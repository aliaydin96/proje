==> flow/design.v <==
module frequency(clk,data,freq_out,mean);
	input clk;
	input [13:0] mean;
	input [11:0] data;
	output reg [9:0] freq_out;
	reg [1:0] mode;
	integer counter;
	integer freq_int;
	integer freq_const;
	integer counter_clk;
	reg clk_en;
	initial begin
		counter <= 'd0;
		counter_clk <= 'd0;
		mode <= 2'b00;
		freq_out <= 10'b0000000000;
		freq_const <= 50000000;   
	end
	always @(posedge clk) begin
		if(data <= mean && mode == 2'b00) begin
			counter <= counter + 'd1;
		end else if(data > mean && mode == 2'b00) begin
			freq_out <= freq_const / counter;
			counter <= 'd1;
			mode <= 2'b11;
		end else if(data > mean && mode == 2'b11) begin
			counter <= counter + 'd1; 
			mode <= 2'b01;
		end else if(data > mean && mode == 2'b01) begin
			counter <= counter + 'd1;
		end else if(data <= mean && mode == 2'b01) begin
			counter <= counter + 'd1;
			mode <= 2'b00;
		end
	end	
endmodule
# [Step by step through the tools: frequency]
# The steps from the RTL of frequency to its reports follow in flow order.
# Line numbers count from 1 in the design file above.
# Operators: Yosys type, input widths -> output width; for muxes data width and select width s.
# Library cell names are shortened.
# A cell with -- has no value.
[setup] design="frequency" clk_port="clk" library="sky130hd" corner="tt_025C_1v80"

# [After elaboration]
# Yosys after proc, flatten, opt, wreduce and memory -nomap, before mapping. Memory bits, and registers merged into a memory's read port (data or address), are not among the register bits. Print and check cells are not counted. Equal cells are merged and count once.
[word_totals] output_inout_bits=10 in_bits=27 word_cells=31 regBits=44
[classes] n_div=1 eq_ne=3 n_addsub=1 cmp=2 logic=1 reduce_and_logical=11 muxes=8
[op_table] cell="$div 27x32->32 const A" count=1
[op_table] cell="$mux 32" count=5
[op_table] cell="$add 32x1->32 const B" count=1
[op_table] cell="$gt 12x14->1" count=1
[op_table] cell="$le 12x14->1" count=1
[op_table] cell="$mux 2" count=3
[op_table] cell="$logic_and 1x1->1" count=5
[op_table] cell="$reduce_bool 5->1" count=1
[op_table] cell="$ne 3x3->1 const B" count=1
[op_table] cell="$reduce_and 3->1" count=1
[op_table] cell="$reduce_bool 3->1" count=1
[op_table] cell="$eq 2x1->1 const B" count=1
[op_table] cell="$eq 2x2->1 const B" count=1
[op_table] cell="$logic_not 2->1" count=1
[op_table] cell="$reduce_and 2->1" count=1
[op_table] cell="$reduce_or 2->1" count=1
[op_table] cell="$not 1->1" count=1

# [Depth]
# Longest topological path by Yosys (ltp), each cell counted once; first at word level (registers and memories cut), then after technology mapping (sequential cells cut; the memories' decode and read muxes count).
[logic_depth] word_depth=7 ABC_AREA=0 mapped_depth=371 depth_no_buf=326

# [Mapped cells and area]
# The flow's flattened synthesis, as Yosys stat reports it; memories are mapped. The netlist is that of the ABC_AREA named above (0 if unset); the other value can give another one.
# The area totals of this step are shown rounded.
[synth_totals] yosys_area_um2=35800 seqArea_um2=1320 cell_count=5256 ff_cells=44
[types] type="ha_1" count=512
[types] type="xnor2_1" count=259
[types] type="a21oi_1" count=444
[types] type="nor2_1" count=586
[types] type="nand2_1" count=486
[types] type="o21ai_0" count=331
[types] type="a21o_1" count=206
[types] type="xor2_1" count=163
[types] type="edfxtp_1" count=44
[types] type="o21a_1" count=152
[types] type="mux2_2" count=71
[types] type="nand3_1" count=154
[types] type="nor3_1" count=142
[types] type="inv_1" count=185
[types] type="clkbuf_1" count=153
[types] type="a31oi_1" count=87
[types] type="nand2b_1" count=82
[types] type="o211ai_1" count=68
# Other cell types: 77; their cells: 1131.

# [Timing after synthesis]
# Source: OpenSTA report_checks on the synthesized netlist (no wires, ideal clock, input and output delay 20% of the period each), path of least setup slack; recovery checks are left aside. Register names are those of the netlist, which keeps one name where synthesis merged equal registers.
[synth_path] path_kind="reg-to-reg" start="reg counter[0]" end="reg freq_out[8]" path_delay_ps=75526 setup_time_ps=267 setup_slack_ps=44474 tclk_ps=120000 stages=331 required_ps=119733 arrival_ps=75259 t_first_pin_ps=0 synth_period_reached_ps=75526
# "path_delay_ps" is the arrival time less input delay plus setup time.
# "stages": output pins that drive a net of the path, with the launching flip-flop's if there is one; two outputs of one cell count as two.
# "synth_period_reached_ps" = period - worst setup slack (recovery checks aside). The figure is calculated, with input and output delays left at 20% of the set period.
# The rows between start and end are the longest chain of elaborated cells between them; the timing report does not say that the signal goes this way. Where chains are equally long, one stands for them.
# A line is the first line of the expression or statement that the cell stems from. Yosys adds cells for indexed reads and writes and turns some case tables into memories.
# A register here has more assigning lines than the two given.
[synth_between] cell_sequence="edfxtp_1 clkbuf_1 buf_1 clkbuf_1 inv_1 clkbuf_1 clkbuf_1 clkbuf_1 ha_1 clkbuf_1 or3b_2 a221oi_1 and2_1 nand3_1 nor3b_1 ha_1 nor3b_1 a311oi_1 [295 not listed] nand2_1 o211ai_1 a31o_2 ha_1 a21o_1 a21o_1 a21o_1 a21o_1 a21o_1 a21oi_1 nor2b_1 o21ai_0 a21oi_1 a211o_1 a2111oi_0 nor3_1 o41ai_1 xnor2_1" elab_chain_cells=1
[synth_rtl] item="from (decl)" line=7 source="integer counter;"
[synth_rtl] item="from (assign)" line=21 source="counter <= counter + 'd1;"
[synth_rtl] item="from (assign)" line=27 source="counter <= counter + 'd1;"
[synth_rtl] item="$div 27x32->32" line=23 source="freq_out <= freq_const / counter;"
[synth_rtl] item="to (assign)" line=23
[synth_rtl] item="to (decl)" line=5 source="output reg [9:0] freq_out;"

# [Timing after layout]
# Path of least setup slack in the final report of stored run 2 (OpenROAD, finished layout, wires in). Where an end is a register, its clock arrival counts in the times.
# The path's times are printed in steps of 10 ps; the period is the one set.
[layout_path] path_kind="reg-to-reg" start="reg counter[0]" end="reg freq_out[7]" setup_slack_ps=-15040 tclk_ps=51200 setup_time_ps=230 arrival_ps=66320 stages=331 t_first_pin_ps=310 required_ps=51280
# The rows between start and end are the longest chain of elaborated cells between them; the timing report does not say that the signal goes this way. Where chains are equally long, one stands for them.
# A register here has more assigning lines than the two given.
[layout_between] cell_sequence="edfxtp_1 buf_4 or3_4 or4_4 or4_4 a211oi_4 o22a_1 and3_4 nand2_4 nor2_4 nand3_2 nor3b_2 ha_2 nor3b_4 a311oi_2 and4b_1 ha_2 nor4_4 [295 not listed] ha_4 a21o_1 a21o_1 a21o_1 a21o_1 a21o_1 a21oi_2 nor2b_1 o21ai_1 buf_4 a21oi_1 a211o_1 a2111oi_4 nor3_4 buf_4 o41ai_4 xnor2_1 buf_4" elab_chain_cells=1
[layout_rtl] item="from (decl)" line=7 source="integer counter;"
[layout_rtl] item="from (assign)" line=21 source="counter <= counter + 'd1;"
[layout_rtl] item="from (assign)" line=27 source="counter <= counter + 'd1;"
[layout_rtl] item="$div 27x32->32" line=23 source="freq_out <= freq_const / counter;"
[layout_rtl] item="to (assign)" line=23
[layout_rtl] item="to (decl)" line=5 source="output reg [9:0] freq_out;"

# Below are 2 stored runs of the flow (Yosys, OpenROAD; platform sky130hd) on frequency, each with its settings and what was measured, unordered. Constraints: input delay and output delay 20% of the set period each, output load 0.01 pF.
# "achievedPeriod_ps": clock period set for the run, less the worst setup slack. It is reckoned from that one timing run; input and output delays stay at 20% of the period that was set.
# "worst_path_allowed_less_slack_ps" = time allowed to the worst setup path (clock period - input delay - output delay, where it has them) - its slack; a late launch clock adds to it, a late capture clock takes from it.
# By "design_power_mw" is meant OpenSTA's value without simulated activity: inputs other than the clock are taken to toggle once in ten clock periods, and the tool carries that through the logic.
# "worst_path_allowed_less_slack_ps" is given in steps of 10 ps.
# The measured numbers are rounded.
run="stored run 1" settings period_ns=53.7 CORE_UTILIZATION=34 PLACE_DENSITY_LB_ADDON=0.27 CORE_ASPECT_RATIO=0.62 CELL_PAD_IN_SITES_GLOBAL_PLACEMENT=2 CELL_PAD_IN_SITES_DETAIL_PLACEMENT=1 CTS_CLUSTER_SIZE=47 MAX_ROUTING_LAYER="met5" CAP_MARGIN=20 CORE_MARGIN=2 SLEW_MARGIN=20
run="stored run 1" outcome="unfinished; error GRT-0232 in routing"
run="stored run 2" settings period_ns=51.2 CORE_UTILIZATION=18 PLACE_DENSITY_LB_ADDON=0.29 HOLD_SLACK_MARGIN=0.04 CELL_PAD_IN_SITES_GLOBAL_PLACEMENT=2 TNS_END_PERCENT=30 ABC_AREA=0 GPL_ROUTABILITY_DRIVEN=1 CTS_CLUSTER_DIAMETER=101 CAP_MARGIN=0 SLEW_MARGIN=25 MIN_ROUTING_LAYER="met2" MAX_ROUTING_LAYER="met5" CORE_MARGIN=2
run="stored run 2" results hold_ws_ps=677 final_cell_area_um2=65600 design_power_mw=1.77 setup_worst_slack_ps=-15000 achievedPeriod_ps=66241 design_die_area_um2=203000 setup_tns_ps=-149000 worst_path_allowed_less_slack_ps=66240 critical_path_kind="reg-to-reg" layout_utilization_pct=33.2 yosys_chip_area_um2=35800
