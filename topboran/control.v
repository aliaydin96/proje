==> flow/design.v <==
module control(clk,start_button,switch,led_out,ssm);
input clk, start_button;
input [1:0] switch;
output reg [9:0] led_out;
output reg [3:0] ssm;
integer counter;
reg clock_en;
integer start_counter, ssm_counter;
integer tb,ta,led_out1;
initial 
begin
counter<=0;
clock_en<=0;
start_counter<=0;
led_out<=0;
ssm_counter =0;
led_out1=0;
tb=0;
ta=0;
end
always @(posedge clk)
begin
	if(switch==2'b11 || switch== 2'b01)
		begin
			if(counter=='d49999999)
			begin
				counter<=0;
				clock_en<=1;
			end
		else 
			begin	
				counter<=counter+1;
				clock_en<=0;
			end
	end
	else if(switch==2'b10)
	begin
		if(counter=='d24999999)
			begin
				counter<=0;
				clock_en<=1;
			end
			else 
			begin	
			counter<=counter+1;
			clock_en<=0;
			end
	end else begin
		counter<='d0;
		clock_en <=0;
	end
end
always @(posedge clk)
begin
	if(start_button ==0 && start_counter<'d2)
	begin
		start_counter<=start_counter+1;
	end
	else if(start_button==1)
	begin 
	start_counter<=0;
	end
end
always @(posedge clk)
begin 
	if(start_counter=='d1) 
			begin 
			tb <= 1;
			led_out <= 9'b0;
			led_out1=0;
			ta <= 1;
			end
	case(switch)
		2'b01:begin  if(tb==1 && led_out<=9'b1111111111  )
				begin
						led_out<={led_out[9:0],1'b1};
						ssm<='d9-led_out1;
						led_out1<= led_out1 +1;
						if ( led_out==9'b1111111111) tb<=0;
				end
				end
		2'b10:begin if(tb==1 && led_out<9'b0011111111 )
		begin
						led_out<={led_out[6:0],1'b1};
						if(ssm_counter==1)begin
							ssm_counter <= 0;
						end else begin
							ssm <= 'd3-(led_out1);
							led_out1<= led_out1 +1;
							ssm_counter <= ssm_counter +'d1;
						end
						if(led_out==9'b0011111111) tb<=0;
		end end
		2'b11: begin if(ta==1)
		begin
				led_out <= ~led_out;
				ssm<='d10;
		end
		end
		default: begin
			ta <=0;
			tb<= 0;
			led_out <=0;
			led_out1<=0;
		end
	endcase
end
endmodule 
Tool chain data of control --
Tool output for the design above, in the order of the flow. Line numbers count from 1 in the design file above. Operators carry their Yosys type and port widths (W data, S select, Z words). Cell names lack the library's common part. The mark - stands for no value.
Inputs: design top control, clock clk, standard-cell library sky130hd, library corner tt_025C_1v80

Word-level counts --
Counts by Yosys on the flattened word-level netlist (proc, flatten, opt, wreduce; memories kept). Register bits leave out memories and registers merged into their read ports (data or address). Print and check cells are left out.
Operators by class: add/sub/neg operators 5, magnitude comparators 3, equal/unequal tests 12, mux-type cells 23, bitwise logic cells 2, reductions and logical operators 8
Operators by type and width (number):
- $mux W32 | 11
- $pmux W32 S3 | 2
- $add A32 B2 Y32 const B | 2
- $eq A32 B2 Y1 const B | 2
- $mux W10 | 4
- $add A32 B1 Y32 const B | 1
- $eq A32 B1 Y1 const B | 1
- $lt A32 B2 Y1 const B | 1
- $pmux W10 S3 | 1
- $mux W4 | 4
- $pmux W4 S3 | 1
- $lt A10 B8 Y1 const B | 1
- $eq A10 B8 Y1 const B | 1
- $le A10 B9 Y1 const B | 1
- $eq A10 B9 Y1 const B | 1
- $not A10 Y10 | 1
- $ne A2 B2 Y1 const B | 4
- $reduce_and A5 Y1 | 1
- $eq A2 B2 Y1 const B | 2
- $sub A2 B4 Y4 const A | 1
- $sub A4 B4 Y4 const A | 1
- $logic_and A1 B1 Y1 | 3
- $reduce_bool A3 Y1 | 1
- $reduce_or A3 Y1 | 1
- $eq A2 B1 Y1 const B | 1
- $reduce_and A2 Y1 | 1
- $reduce_bool A2 Y1 | 1
- $not A1 Y1 | 1
Storage and ports: register bits 143, input port bits 4, output and inout port bits 14, elaborated cells 60

Longest topological paths --
Longest topological path by Yosys (ltp), each cell counted once; first at word level (registers and memories cut), then after technology mapping (sequential cells cut; the memories' decode and read muxes count).
Logic depth: word-level depth 6, ABC_AREA 0, mapped depth 10, mapped depth without buffers 10

Netlist --
Source: synth_stat.txt of the flow (Yosys; design flattened, memories mapped). It holds for the ABC_AREA given above (unset counts as 0); a run with the other value may have another netlist. The area totals of this step are shown rounded.
Mapped netlist: standard cells after synthesis 382, synthesis area 4787 um2, sequential area 2983 um2, mapped flip-flops 115, buffer cells 8
Cells by type:
- edfxtp_1 | number 68, area in all 2.04E+03 um2
- dfxtp_1 | number 47, area in all 940.902 um2
- and2_1 | number 35, area in all 218.96 um2
- xnor2_1 | number 19, area in all 166.41 um2
- nor4_1 | number 25, area in all 156.4 um2
- xor2_1 | number 14, area in all 122.618 um2
- nor2_1 | number 28, area in all 105.101 um2
- ha_1 | number 7, area in all 87.584 um2
- nand4_1 | number 14, area in all 87.584 um2
- a221o_1 | number 8, area in all 80.077 um2
- nand3_1 | number 13, area in all 65.062 um2
- and4_1 | number 7, area in all 61.309 um2
- nand2_1 | number 13, area in all 48.797 um2
- inv_1 | number 10, area in all 37.536 um2
- a21oi_1 | number 7, area in all 35.034 um2
- nor3_1 | number 7, area in all 35.034 um2
- and3_1 | number 5, area in all 31.28 um2
- and2_4 | number 3, area in all 26.275 um2
Not listed: further types 35, cells in them 52.

Worst setup path after synthesis --
Source: OpenSTA report_checks on the synthesized netlist (no wires, ideal clock, input and output delay 20% of the period each), path of least setup slack; recovery checks are left aside. Register names are those of the netlist, which keeps one name where synthesis merged equal registers.
Timing path post-synthesis: path type register -> register, from register start_counter[10], to register start_counter[0], period 5580 ps, library setup time 470 ps, launch time at the first pin 0 ps, arrival 3781 ps, required time 5110 ps, setup slack 1329 ps, delay of the path 4251 ps, stages on the path 4, path buffers 0, synthesis period reached 4251 ps
"delay of the path" = arrival - input delay + setup time. "stages on the path" counts driving pins, that of a launching flip-flop among them; a cell with two outputs on the path counts twice. "synthesis period reached" = period - worst setup slack (recovery checks aside). The figure is calculated, with input and output delays left at 20% of the set period. Between the ends stands the longest chain of elaborated cells between them, by number of cells; it is not shown to be the way that was timed. Of several equally long chains one is given. A line is the first line of the expression or statement that the cell stems from. Yosys adds cells for indexed reads and writes and turns some case tables into memories. The path ends at the enable pin of a flip-flop; only ways to that pin are counted.
Between the ends, post-synthesis: path through edfxtp_1 or4_1 or4_1 o31ai_1, cells in the longest elaborated chain 3, elaborated cells on any way between the ends 3, RTL lines with such cells 1, classes of those cells compare (1); reduce/logical (2)
Ends and longest elaborated chain, post-synthesis:
- start, declared | RTL line 8 | integer start_counter, ssm_counter;
- start, assigned | RTL line 57 | start_counter<=start_counter+1;
- start, assigned | RTL line 61 | start_counter<=0;
- $lt A32 B2 Y1 | RTL line 55 | if(start_button ==0 && start_counter<'d2)
- $logic_and A1 B1 Y1 | RTL line 55
- $reduce_bool A2 Y1
- end, assigned | RTL line 57
- end, assigned | RTL line 61
- end, declared | RTL line 8

Worst path after layout --
From the final timing report of flow run A: the path of least setup slack in the routed layout; clock arrival at registers is part of the times. The path's times are printed in steps of 10 ps; the period is the one set.
Timing path after layout: path type register -> register, from register start_counter[5], to register ssm[3], period 3700 ps, library setup time 280 ps, launch time at the first pin 410 ps, arrival 2930 ps, required time 3830 ps, setup slack 900 ps, stages on the path 10, path buffers 0
Between the ends stands the longest chain of elaborated cells between them, by number of cells; it is not shown to be the way that was timed. Of several equally long chains one is given. A register here has more assigning lines than the two given.
Between the ends, after layout: path through edfxtp_1 or4_4 nand4b_4 or4_4 and2_4 clkinv_4 ha_1 nor3b_1 a21oi_1 o221ai_1, cells in the longest elaborated chain 6, elaborated cells on any way between the ends 8, RTL lines with such cells 7, classes of those cells add/sub (2); eq/ne (1); mux (5)
Ends and longest elaborated chain, after layout:
- start, declared | RTL line 8 | integer start_counter, ssm_counter;
- start, assigned | RTL line 57 | start_counter<=start_counter+1;
- start, assigned | RTL line 61 | start_counter<=0;
- $eq A32 B1 Y1 | RTL line 66 | if(start_counter=='d1)
- $mux W32 | RTL line 66
- $sub A2 B4 Y4 | RTL line 88 | ssm <= 'd3-(led_out1);
- $mux W4 | RTL line 85 | if(ssm_counter==1)begin
- $mux W4 | RTL line 82 | 2'b10:begin if(tb==1 && led_out<9'b0011111111 )
- $pmux W4 S3 | RTL line 73 | case(switch)
- end, assigned | RTL line 77 | ssm<='d9-led_out1;
- end, assigned | RTL line 88
- end, declared | RTL line 5 | output reg [3:0] ssm;

Subject: flow runs of control

Hi,

control through Yosys and OpenROAD on sky130hd: 2 stored runs, unordered, with their settings and measured results. The constraints put input and output delay at 20% of the set period each and load the outputs with 0.01 pF.
"period reached" means the clock period less the worst setup slack. The figure is calculated, with input and output delays left at 20% of the set period.
"worst setup path time": the worst setup path's part of the clock period (all of it between registers, 20% less for each end at a port) less its slack. A launch clock that arrives late makes it longer, a capture clock that arrives late makes it shorter.
"total power of the final layout" rests on the timing tool's default activity at the inputs, not on a simulated workload.
"worst setup path time" is known to 10 ps.
The results are shown rounded.

* Flow run A | settings: period_ns 3.7; CORE_UTILIZATION 28; SETUP_SLACK_MARGIN 0.52; PLACE_DENSITY_LB_ADDON 0.24; CORE_ASPECT_RATIO 0.64; CELL_PAD_IN_SITES_GLOBAL_PLACEMENT 3; CTS_CLUSTER_SIZE 67; CAP_MARGIN 25; CORE_MARGIN 2; SLEW_MARGIN 20 | results: chip area in the Yosys report 4787 um2; die footprint 18190 um2; standard-cell area of the final layout 5973 um2; post-route utilization 35.5%; lowest setup slack 898 ps; sum of negative setup slack 0 ps; worst hold slack after layout 454 ps; total power of the final layout 0.00304 W; period reached 2802 ps; worst setup path time 2800 ps; class of the worst setup path register -> register
* Flow run B | settings: period_ns 3.4; CORE_UTILIZATION 28; SETUP_SLACK_MARGIN 0.12; PLACE_DENSITY_LB_ADDON 0.09; CELL_PAD_IN_SITES_DETAIL_PLACEMENT 0; TNS_END_PERCENT 85; ABC_AREA 0; GPL_TIMING_DRIVEN 1; GPL_ROUTABILITY_DRIVEN 0; SLEW_MARGIN 10; CAP_MARGIN 20; CORE_MARGIN 2 | results: chip area in the Yosys report 4787 um2; die footprint 18160 um2; standard-cell area of the final layout 6065 um2; post-route utilization 36.4%; lowest setup slack 703 ps; sum of negative setup slack 0 ps; worst hold slack after layout 450 ps; total power of the final layout 0.003518 W; period reached 2697 ps; worst setup path time 2700 ps; class of the worst setup path register -> register

Regards
